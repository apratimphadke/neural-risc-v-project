==> flow/design.v <==
`timescale 1ns / 1ps
module darkpll
(
    input        XCLK,       
    input        XRES,       
    output       CLK,        
    output       RES         
);
    reg [7:0] IRES = -1;
    always@(posedge XCLK) IRES <= XRES==1 ? -1 : IRES[7] ? IRES-1 : 0;  
    wire LOCKED;
   assign CLK = XCLK;
   assign LOCKED = !IRES[7];
    reg [7:0] DRES = -1;
    always@(posedge CLK)
    begin
        DRES <= LOCKED==0 ? -1 : DRES ? DRES-1 : 0;
    end
    assign RES = DRES[7];
endmodule
* Step by step through the tools: darkpll
The steps from the RTL of darkpll to its reports follow in flow order. Lines are those of the file above, counted from 1. Operators: Yosys type, input widths -> output width; for muxes data width and select width s. The mark - stands for no value.
Inputs: design top darkpll, clock XCLK, cell library sky130hd, library corner tt_025C_1v80

* Word-level counts
Source: Yosys, flattened and elaborated, memories not mapped. Widths are those after wreduce; folded enables and synchronous resets count as part of the registers. Registers that Yosys merges into a memory's read port (data or address) are not register bits. Print and check cells do not count. Equal cells are merged and count once.
Operators by class: add/sub/neg operators 2, mux-type cells 2, reductions and logical operators 1
Operators by type and width (number):
- $sub 8x1->8 const B | 2
- $mux 8 | 2
- $reduce_bool 8->1 | 1
Storage and ports: bits in registers 16, input port bits 2, output and inout bits 2, elaborated cells 7

* Longest topological paths
Depth = most cells in a row (Yosys ltp): at word level without a register or memory, in the mapped netlist without a sequential cell, where the memories' decode and read muxes count.
Logic depth: depth in word-level cells 2, ABC_AREA 0, mapped depth 5, depth with buffers taken out 5

* Netlist
Source: synth_stat.txt of the flow (Yosys; design flattened, memories mapped). It holds for the ABC_AREA given above (unset counts as 0); a run with the other value may have another netlist. Totals and module areas in this step are rounded.
Synthesis totals: standard cells after synthesis 77, synthesis area 720.7 µm², sequential area 320.3 µm², flip-flops 16, buffer cells 2
Cell types:
- sky130_fd_sc_hd__dfxtp_1 | number 16, area in all 320.307 µm²
- sky130_fd_sc_hd__ha_1 | number 3, area in all 37.536 µm²
- sky130_fd_sc_hd__o21ai_0 | number 7, area in all 35.034 µm²
- sky130_fd_sc_hd__inv_1 | number 7, area in all 26.275 µm²
- sky130_fd_sc_hd__xnor2_1 | number 3, area in all 26.275 µm²
- sky130_fd_sc_hd__a21o_1 | number 3, area in all 22.522 µm²
- sky130_fd_sc_hd__or4_1 | number 3, area in all 22.522 µm²
- sky130_fd_sc_hd__a21oi_1 | number 4, area in all 20.019 µm²
- sky130_fd_sc_hd__a311o_1 | number 2, area in all 20.019 µm²
- sky130_fd_sc_hd__o2111ai_1 | number 2, area in all 17.517 µm²
- sky130_fd_sc_hd__nand2_1 | number 4, area in all 15.014 µm²
- sky130_fd_sc_hd__nand3b_1 | number 2, area in all 15.014 µm²
- sky130_fd_sc_hd__nor3_1 | number 3, area in all 15.014 µm²
- sky130_fd_sc_hd__nor3b_1 | number 2, area in all 15.014 µm²
- sky130_fd_sc_hd__o31ai_1 | number 2, area in all 15.014 µm²
- sky130_fd_sc_hd__nor4_2 | number 1, area in all 12.512 µm²
- sky130_fd_sc_hd__nand3_1 | number 2, area in all 10.01 µm²
- sky130_fd_sc_hd__nor4b_1 | number 1, area in all 8.758 µm²
Other cell types: 10; their cells: 10.

FLOW RESULTS
============

Measured data: module darkpll, platform sky130hd, 2 stored runs of the flow under differing settings, order arbitrary. Input and output delays are each 20% of the period that was set; the output load is 0.01 pF.
"allowed time less slack (worst setup path)" means the part of the period allowed to the worst setup path (the constraints hold back 20% at inputs and 20% at outputs) less its slack; where the path has registers, the arrival times of their clocks count too.
"total power after layout" rests on the timing tool's default activity at the inputs, not on a simulated workload.
The results are shown rounded.

* Flow run 1 | settings: period_ns 1.37; CORE_UTILIZATION 26; SETUP_SLACK_MARGIN 0.3; PLACE_DENSITY_LB_ADDON 0.12; CORE_ASPECT_RATIO 0.71; CORE_MARGIN 8; TNS_END_PERCENT 100; CTS_CLUSTER_SIZE 30; CTS_CLUSTER_DIAMETER 250; SLEW_MARGIN 5; MAX_ROUTING_LAYER met4; CAP_MARGIN 20 | results: chip area after synthesis (Yosys) 720.7 µm²; area inside the die boundary 4737 µm²; utilization of the finished layout 0.47; worst slack on setup checks -0.131 ns; final setup TNS -0.191 ns; total power after layout 1.257 mW; allowed time less slack (worst setup path) 1.50 ns; class of the worst setup path register -> register
* Flow run 2 | settings: period_ns 0.977; CORE_UTILIZATION 55; SETUP_SLACK_MARGIN 0.25; CELL_PAD_IN_SITES_GLOBAL_PLACEMENT 0; GPL_ROUTABILITY_DRIVEN 1; SLEW_MARGIN 30; MAX_ROUTING_LAYER met5; CAP_MARGIN 20; CORE_MARGIN 2 | results: chip area after synthesis (Yosys) 720.7 µm²; area inside the die boundary 1616 µm²; utilization of the finished layout 0.931; worst slack on setup checks -0.556 ns; final setup TNS -4.296 ns; total power after layout 1.688 mW; allowed time less slack (worst setup path) 1.53 ns; class of the worst setup path register -> register
