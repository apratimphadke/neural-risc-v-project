==> flow/design.v <==
module darkriscv
(
    input  wire        CLK,
    input  wire        RES,
    input  wire [31:0] instruction_input, 
    output wire [31:0] DEBUG
);
    reg [31:0] registers [0:31];
    reg [31:0] pc_reg;
    wire [6:0]  opcode;
    wire [4:0]  rd;
    wire [19:0] imm_u;
    wire [31:0] imm_extended;
    wire [31:0] next_pc;
    assign opcode = instruction_input[6:0];
    assign rd = instruction_input[11:7];
    assign imm_u = instruction_input[31:12];
    assign imm_extended = {imm_u, 12'b0};
    assign next_pc = pc_reg + 32'd4;
    always @(posedge CLK) begin
        if (RES) begin
            pc_reg <= 32'h00000000;
            registers[0] <= 32'h0;
        end else begin
            pc_reg <= next_pc;
            case (opcode)
                7'b0110111: begin
                    if (rd != 5'b0)
                        registers[rd] <= imm_extended;
                end
                7'b0010111: begin
                    if (rd != 5'b0)
                        registers[rd] <= pc_reg + imm_extended;
                end
            endcase
            registers[0] <= 32'h0;
        end
    end
    assign DEBUG = pc_reg;
endmodule
module ronanchip_top (
  input  logic        CLK,
  input  logic        RES,
  input  logic [31:0] if_inst_from_testbench,  
  output logic [31:0] DEBUG
);
  darkriscv core_inst (
    .CLK               (CLK),
    .RES               (RES),
    .instruction_input (if_inst_from_testbench),
    .DEBUG             (DEBUG)
  );
endmodule
# From RTL to reports: ronanchip_top
# The steps from the RTL of ronanchip_top to its reports follow in flow order.
# Lines are those of the file above, counted from 1.
# A cell with -- has no value.
# setup
top,ronanchip_top
clk_port,CLK
library,sky130hd
corner,tt_025C_1v80

# Word-level counts
# Yosys after proc, flatten, opt, wreduce and memory -nomap, before mapping. Enables and synchronous resets that opt folds into registers are not counted as muxes. Memory bits, and registers merged into a memory's read port (data or address), are not among the register bits. Print and check cells are not counted. Equal cells are merged and count once.
# word_totals
reg_bits,32
in_bits,34
# op_classes
add_sub_neg,1
# op_table
op,count
32-bit by 3-bit adder with 32-bit output (second input constant),1

# Logic depth
# Yosys ltp: most cells in a row. Word level: on the elaborated netlist, between registers, memories and ports. Mapped: between sequential cells and ports; inverters and the memories' decode and read muxes count.
# depth
ltp_word,1
abc_area,1
mapped_depth,8
depth_no_buf,8

# Synthesis result
# Yosys stat after the flow's synthesis: flattened, memories mapped to cells. It holds for the ABC_AREA given above (unset counts as 0); a run with the other value may have another netlist.
# The area totals of this step are shown rounded.
# mapped
flip_flops,30
mapped_area_um2,1540
cell_count,231
# types
cell_type,count,area_total_um2
sky130_fd_sc_hd__dfxtp_1,30,600.576
sky130_fd_sc_hd__nand2_1,61,228.97
sky130_fd_sc_hd__nor2_1,61,228.97
sky130_fd_sc_hd__a21oi_1,16,80.077
sky130_fd_sc_hd__nand3_1,13,65.062
sky130_fd_sc_hd__nor2_4,5,56.304
sky130_fd_sc_hd__inv_1,12,45.043
sky130_fd_sc_hd__xor2_1,3,26.275
sky130_fd_sc_hd__and2_1,4,25.024
sky130_fd_sc_hd__nor2_2,4,25.024
sky130_fd_sc_hd__nor2_8,1,20.019
sky130_fd_sc_hd__o21ai_0,4,20.019
sky130_fd_sc_hd__nand2_2,3,18.768
sky130_fd_sc_hd__buf_4,2,15.014
sky130_fd_sc_hd__o21a_1,2,15.014
sky130_fd_sc_hd__ha_1,1,12.512
sky130_fd_sc_hd__nand2_4,1,11.261
sky130_fd_sc_hd__buf_2,2,10.01
# Other cell types: 5; their cells: 6.

# Timing after synthesis
# Path of least setup slack by OpenSTA after synthesis, without wires, with an ideal clock, recovery checks aside; 20% of the period is set as input and as output delay. Where synthesis merged equal registers, the netlist keeps one of their names.
# synth_path
kind,register to register
startpoint,reg core_inst.pc_reg[2]
endpoint,reg core_inst.pc_reg[26]
delay_ns,1.344
stages,9
arrival_time_ns,1.229
setup_ns,0.115
clock_period_ns,1.74
path_slack_ns,0.396
required_time_ns,1.625
synth_period_reached_ns,1.344
# "delay_ns" = arrival - input delay + setup time.
# "stages": output pins that drive a net of the path, with the launching flip-flop's if there is one; two outputs of one cell count as two.
# "synth_period_reached_ns" = period - worst setup slack (recovery checks aside). The figure is calculated, with input and output delays left at 20% of the set period.
# The rows between start and end are the longest chain of elaborated cells between them; the timing report does not say that the signal goes this way. Where chains are equally long, one stands for them.
# A line is the first line of the expression or statement that the cell stems from. Yosys adds cells for indexed reads and writes and turns some case tables into memories.
# synth_between
path_cell_list,sky130_fd_sc_hd__dfxtp_1 -> sky130_fd_sc_hd__ha_1 -> sky130_fd_sc_hd__nand2_1 -> sky130_fd_sc_hd__nor2_2 -> sky130_fd_sc_hd__nand2_2 -> sky130_fd_sc_hd__nor2_4 -> sky130_fd_sc_hd__nand3_1 -> sky130_fd_sc_hd__nand2_1 -> sky130_fd_sc_hd__nor2_1
elab_chain_cells,1
cone_cells,1
cone_lines,1
classes_between,add/sub: 1
# synth_rtl
element,line_no,source
start: declaration,9,reg [31:0] pc_reg;
start: assignment,22,pc_reg <= 32'h00000000;
start: assignment,25,pc_reg <= next_pc;
32-bit by 3-bit adder with 32-bit output,19,assign next_pc = pc_reg + 32'd4;
end: assignment,22,
end: assignment,25,
end: declaration,9,

# Path in the finished layout
# Path of least setup slack in the final report of entry B (OpenROAD, finished layout, wires in). Where an end is a register, its clock arrival counts in the times.
# layout_path
kind,register to output
startpoint,reg core_inst.pc_reg[22]
endpoint,out DEBUG[22]
arrival_time_ns,1.03
stages,2
output_delay_ns,0.37
clock_period_ns,1.84
required_time_ns,1.47
path_slack_ns,0.45
# layout_between
path_cell_list,sky130_fd_sc_hd__dfxtp_1 -> sky130_fd_sc_hd__dlygate4sd2_1
elab_chain_cells,0
cone_cells,0
cone_lines,0
# layout_rtl
element,line_no,source
start: declaration,9,reg [31:0] pc_reg;
start: assignment,22,pc_reg <= 32'h00000000;
start: assignment,25,pc_reg <= next_pc;
end: declaration,45,output logic [31:0] DEBUG

# Design ronanchip_top on sky130hd. What follows are 2 stored runs of the flow, each under its own settings; their order means nothing. The constraints put input and output delay at 20% of the set period each and load the outputs with 0.01 pF.
# By "period_less_ws_ns" is meant the clock period of the run minus its worst setup slack. This is arithmetic on one report: input and output delays are still those of the set period (20% each).
# "worst_path_time_ns": the worst setup path's part of the clock period (all of it between registers, 20% less for each end at a port) less its slack. A launch clock that arrives late makes it longer, a capture clock that arrives late makes it shorter.
# "fin_power_uw": no workload was simulated; the value follows from the tool's default switching activity.
# The results are shown rounded.
# Among the settings, - means not set for that run.
# A result given as - is not shown for that run.
stored run,period_ns,CORE_UTILIZATION,SETUP_SLACK_MARGIN,PLACE_DENSITY_LB_ADDON,HOLD_SLACK_MARGIN,CORE_MARGIN,CELL_PAD_IN_SITES_GLOBAL_PLACEMENT,TNS_END_PERCENT,MIN_ROUTING_LAYER,CAP_MARGIN,SLEW_MARGIN,ABC_AREA,GPL_TIMING_DRIVEN,CTS_CLUSTER_SIZE,CTS_CLUSTER_DIAMETER,fin_power_uw,setup_tns_ns,period_less_ws_ns,worst_path_time_ns,worst_setup_path_type,die_um2,layout_utilization_frac,ws_setup_ns,synthesis_area_um2,hold_worst_slack_ns,finish.stdcell_area_um2
entry A,2.31,70,0.51,0.06,0.0,3,3,85,met1,20,20,-,-,-,-,-,-,-,-,-,-,-,-,-,-,-
entry B,1.84,58,0.44,0.24,-,2,-,-,-,35,15,1,0,36,210,1070,0.000,1.393,1.03,register to output,3070,0.804,0.447,1540,0.323,2010
# Entry A: no results, placement failed with FLW-0024
