==> flow/design.v <==
module simple_riscv (
    input  wire         clk,
    input  wire         rst,
    output wire [31:0]  pc_out,
    input  wire [31:0]  instruction,
    output wire [15:0]  branch_count,
    output wire [15:0]  mispred_count
);
reg [31:0] pc;
reg [31:0] cycle_count;
reg [31:0] instr_count;
reg [1:0] predictor_table [0:255];
reg [15:0] branches;
reg [15:0] mispredictions;
wire is_branch = (instruction[6:0] == 7'b1100011);
wire [7:0] pred_index = pc[9:2];
reg prediction;
always @(*) begin
    prediction = predictor_table[pred_index][1];  
end
wire branch_taken = is_branch && (cycle_count[1:0] == 2'b11);
wire mispredicted = is_branch && (prediction != branch_taken);
integer i;
initial begin
    for (i = 0; i < 256; i = i + 1) begin
        predictor_table[i] = 2'b01;  
    end
end
always @(posedge clk) begin
    if (rst) begin
        pc <= 32'h00000000;
        cycle_count <= 0;
        instr_count <= 0;
        branches <= 0;
        mispredictions <= 0;
    end else begin
        cycle_count <= cycle_count + 1;
        if (instruction != 32'h00000013) begin
            instr_count <= instr_count + 1;
        end
        if (is_branch) begin
            branches <= branches + 1;
            if (mispredicted) begin
                mispredictions <= mispredictions + 1;
                pc <= pc + 4;  
            end else begin
                pc <= branch_taken ? (pc + 8) : (pc + 4);
            end
            if (branch_taken) begin
                if (predictor_table[pred_index] != 2'b11) begin
                    predictor_table[pred_index] <= predictor_table[pred_index] + 1;
                end
            end else begin
                if (predictor_table[pred_index] != 2'b00) begin
                    predictor_table[pred_index] <= predictor_table[pred_index] - 1;
                end
            end
        end else begin
            pc <= pc + 4;  
        end
    end
end
assign pc_out = pc;
assign branch_count = branches;
assign mispred_count = mispredictions;
endmodule
* Tool chain data of simple_riscv
What the tools print for simple_riscv, step after step.
Line numbers count from 1 in the design file above.
Not given: --
- Top module :: simple_riscv
- Clock port :: clk
- Library :: sky130hd
- Library corner :: tt_025C_1v80

* After elaboration
Yosys after proc, flatten, opt, wreduce and memory -nomap, before mapping. Print and check cells are not counted. Equal cells are merged and count once.
Memory sizes are those after Yosys's memory passes, which may raise the word count (mostly to a power of two), join words into wider ones and drop unused or constant bits.
- Flip-flop bits (word level) :: 96
- Bits in latches :: 0
- Memory bits (writable) :: 512
- Memory bits (read-only) :: 0
- Clocked read ports x word width :: 2
- Memories :: 1
- Input port bits :: 34
- Output and inout bits :: 64
- Cells after elaboration :: 42
- Add/sub/neg operators :: 7
- Multiply operators :: 0
- Divide/modulo/power cells :: 0
- $lt $le $gt $ge :: 0
- Equality and inequality tests :: 4
- Shift operators :: 0
- Multiplexer cells :: 21
- Bitwise gates (word level) :: 1
- Reductions and logical operators :: 4
** Memories
- predictor_table :: depth 256, width 2, rd ports 1, wr ports 1, line 12 : reg [1:0] predictor_table [0:255];
** Operators with widths (number)
- 2-to-1 mux 32 bit :: 3
- adder 16 x 1 -> 16 bit with constant B :: 2
- adder 32 x 1 -> 32 bit with constant B :: 1
- adder 32 x 3 -> 32 bit with constant B :: 1
- adder 32 x 4 -> 32 bit with constant B :: 1
- 2-to-1 mux 2 bit :: 9
- 2-to-1 mux 8 bit :: 1
- 2-to-1 mux 1 bit :: 8
- == test 7 bit with constant B :: 1
- logical AND 1 bit :: 2
- adder 2 x 1 -> 2 bit with constant B :: 1
- subtractor 2 x 1 -> 2 bit with constant B :: 1
- == test 2 bit with constant B :: 1
- inequality test 2 bit with constant B :: 1
- AND reduction 2 bit :: 1
- nonzero test 2 bit :: 1
- inequality test 1 bit :: 1
- OR 1 bit :: 1

* Longest topological paths
Depth = most cells in a row (Yosys ltp): at word level without a register or memory, in the mapped netlist without a sequential cell, where the memories' decode and read muxes count.
- Depth after elaboration :: 7
- ABC_AREA :: 0
- Depth in mapped cells :: 15
- Depth with buffers taken out :: 9

* Synthesis result
Source: synth_stat.txt of the flow (Yosys; design flattened, memories mapped). It holds for the ABC_AREA given above (unset counts as 0); a run with the other value may have another netlist.
Totals and module areas in this step are rounded.
** Cells by type
- sky130_fd_sc_hd__edfxtp_1 :: number 512, area in all 1.54E+04 um^2
- sky130_fd_sc_hd__mux4_2 :: number 122, area in all 2.75E+03 um^2
- sky130_fd_sc_hd__dfxtp_1 :: number 64, area in all 1.28E+03 um^2
- sky130_fd_sc_hd__nor4_1 :: number 123, area in all 769.488 um^2
- sky130_fd_sc_hd__nor3_1 :: number 143, area in all 715.686 um^2
- sky130_fd_sc_hd__mux2i_1 :: number 59, area in all 590.566 um^2
- sky130_fd_sc_hd__nand2_1 :: number 102, area in all 382.867 um^2
- sky130_fd_sc_hd__clkbuf_1 :: number 76, area in all 285.274 um^2
- sky130_fd_sc_hd__nor2_1 :: number 60, area in all 225.216 um^2
- sky130_fd_sc_hd__a22oi_1 :: number 27, area in all 202.694 um^2
- sky130_fd_sc_hd__mux2_2 :: number 16, area in all 180.173 um^2
- sky130_fd_sc_hd__a21oi_1 :: number 35, area in all 175.168 um^2
- sky130_fd_sc_hd__buf_2 :: number 33, area in all 165.158 um^2
- sky130_fd_sc_hd__nand3_1 :: number 33, area in all 165.158 um^2
- sky130_fd_sc_hd__buf_6 :: number 14, area in all 157.651 um^2
- sky130_fd_sc_hd__nor2b_1 :: number 24, area in all 150.144 um^2
- sky130_fd_sc_hd__or3_1 :: number 21, area in all 131.376 um^2
- sky130_fd_sc_hd__o21ai_0 :: number 26, area in all 130.125 um^2
Other cell types: 37; their cells: 161.
- Cell count :: 1651
- Mapped area :: 0.025 mm^2
- Area of sequential cells :: 0.0167 mm^2
- Flip-flop cells :: 576
- Buffer cells :: 150

* Timing after synthesis
Path of least setup slack by OpenSTA after synthesis, without wires, with an ideal clock, recovery checks aside; 20% of the period is set as input and as output delay. Where synthesis merged equal registers, the netlist keeps one of their names.
- Path kind :: register to register
- From :: register pc[3]
- To :: memory predictor_table[0][1]
- Clock period :: 11.3 ns
- Setup time :: 0.557 ns
- Launch time at the first pin :: 0.000 ns
- Data arrival time :: 10.453 ns
- Data required time :: 10.743 ns
- Setup slack :: 0.291 ns
- Delay of the path :: 11.010 ns
- Stages :: 12
- Path buffers :: 4
- Synthesis period reached :: 11.009 ns
"delay of the path" is the arrival time less input delay plus setup time.
"stages": output pins that drive a net of the path, with the launching flip-flop's if there is one; two outputs of one cell count as two.
"synthesis period reached" is the clock period less the worst setup slack; recovery checks do not enter. This is arithmetic on one report: input and output delays are still those of the set period (20% each).
A register here has more assigning lines than the two given.
- Cells stage by stage :: sky130_fd_sc_hd__dfxtp_1 sky130_fd_sc_hd__buf_4 sky130_fd_sc_hd__buf_4 sky130_fd_sc_hd__buf_2 sky130_fd_sc_hd__buf_2 sky130_fd_sc_hd__mux4_2 sky130_fd_sc_hd__mux4_2 sky130_fd_sc_hd__a22oi_1 sky130_fd_sc_hd__nand4_1 sky130_fd_sc_hd__a211oi_2 sky130_fd_sc_hd__xnor2_1 sky130_fd_sc_hd__mux2_2
** RTL lines, path after synthesis
- from (decl) :: line 9 : reg [31:0] pc;
- from (assign) :: line 45 : pc <= pc + 4;
- from (assign) :: line 47 : pc <= branch_taken ? (pc + 8) : (pc + 4);
- to (decl) :: line 12 : reg [1:0] predictor_table [0:255];
No chain of elaborated cells between the ends is given.

* Path in the finished layout
Path of least setup slack in the final report of run 1 (OpenROAD, finished layout, wires in). Where an end is a register, its clock arrival counts in the times.
- Path kind :: register to register
- From :: register pc[2]
- To :: memory predictor_table[125][1]
- Clock period :: 11.9 ns
- Setup time :: 0.35 ns
- Launch time at the first pin :: 0.60 ns
- Data arrival time :: 6.87 ns
- Data required time :: 12.17 ns
- Setup slack :: 5.30 ns
- Stages :: 12
- Path buffers :: 3
A register here has more assigning lines than the two given.
- Cells stage by stage :: sky130_fd_sc_hd__dfxtp_4 sky130_fd_sc_hd__buf_4 sky130_fd_sc_hd__buf_4 sky130_fd_sc_hd__mux4_2 sky130_fd_sc_hd__mux4_2 sky130_fd_sc_hd__a22oi_1 sky130_fd_sc_hd__nand3_1 sky130_fd_sc_hd__a211oi_4 sky130_fd_sc_hd__nor2b_1 sky130_fd_sc_hd__a22o_4 sky130_fd_sc_hd__buf_12 sky130_fd_sc_hd__nor4_1
** RTL lines, path post-layout
- from (decl) :: line 9 : reg [31:0] pc;
- from (assign) :: line 45 : pc <= pc + 4;
- from (assign) :: line 47 : pc <= branch_taken ? (pc + 8) : (pc + 4);
- to (decl) :: line 12 : reg [1:0] predictor_table [0:255];
No chain of elaborated cells between the ends is given.

Hand-over note for simple_riscv

Stored flow runs of simple_riscv (2 of them; Yosys, OpenROAD, sky130hd). They differ in their settings and are not a sequence. Constraints: input delay and output delay 20% of the set period each, output load 0.01 pF.
"period achieved": clock period set for the run, less the worst setup slack. It is reckoned from that one timing run; input and output delays stay at 20% of the period that was set.
"time used up by the worst setup path" means the part of the period allowed to the worst setup path (the constraints hold back 20% at inputs and 20% at outputs) less its slack; where the path has registers, the arrival times of their clocks count too.
"total power of the final layout" is the tool's figure for a default switching activity; nothing was simulated.
The measured numbers are rounded.

** Run 1
- Settings :: period_ns=11.9; SETUP_SLACK_MARGIN=1.71; CAP_MARGIN=20; CORE_MARGIN=2; CORE_UTILIZATION=40; SLEW_MARGIN=20
- Synthesis area :: 0.025 mm^2
- Full die area :: 0.0646 mm^2
- Standard-cell area of the final layout :: 0.0284 mm^2
- Post-route utilization :: 46.0 %
- Worst setup slack after layout :: 5.30 ns
- Setup total negative slack :: 0.000 ns
- Worst hold slack after layout :: 0.415 ns
- Total power of the final layout :: 4,620 µW
- Period achieved :: 6.601 ns
- Time used up by the worst setup path :: 6.60 ns
- Kind of the worst setup path :: register to register

** Run 2
- Settings :: period_ns=11.6; CORE_UTILIZATION=20; PLACE_DENSITY_LB_ADDON=0.28; CORE_ASPECT_RATIO=1.48; CELL_PAD_IN_SITES_DETAIL_PLACEMENT=2; TNS_END_PERCENT=20; ABC_AREA=0; GPL_TIMING_DRIVEN=0; GPL_ROUTABILITY_DRIVEN=1; CTS_CLUSTER_SIZE=66; CAP_MARGIN=35; MAX_ROUTING_LAYER=met5; CORE_MARGIN=2; SLEW_MARGIN=20
- Synthesis area :: 0.025 mm^2
- Full die area :: 0.128 mm^2
- Standard-cell area of the final layout :: 0.0303 mm^2
- Post-route utilization :: 24.3 %
- Worst setup slack after layout :: 3.97 ns
- Setup total negative slack :: 0.000 ns
- Worst hold slack after layout :: 0.416 ns
- Total power of the final layout :: 4,820 µW
- Period achieved :: 7.634 ns
- Time used up by the worst setup path :: 7.63 ns
- Kind of the worst setup path :: register to register

End of note.
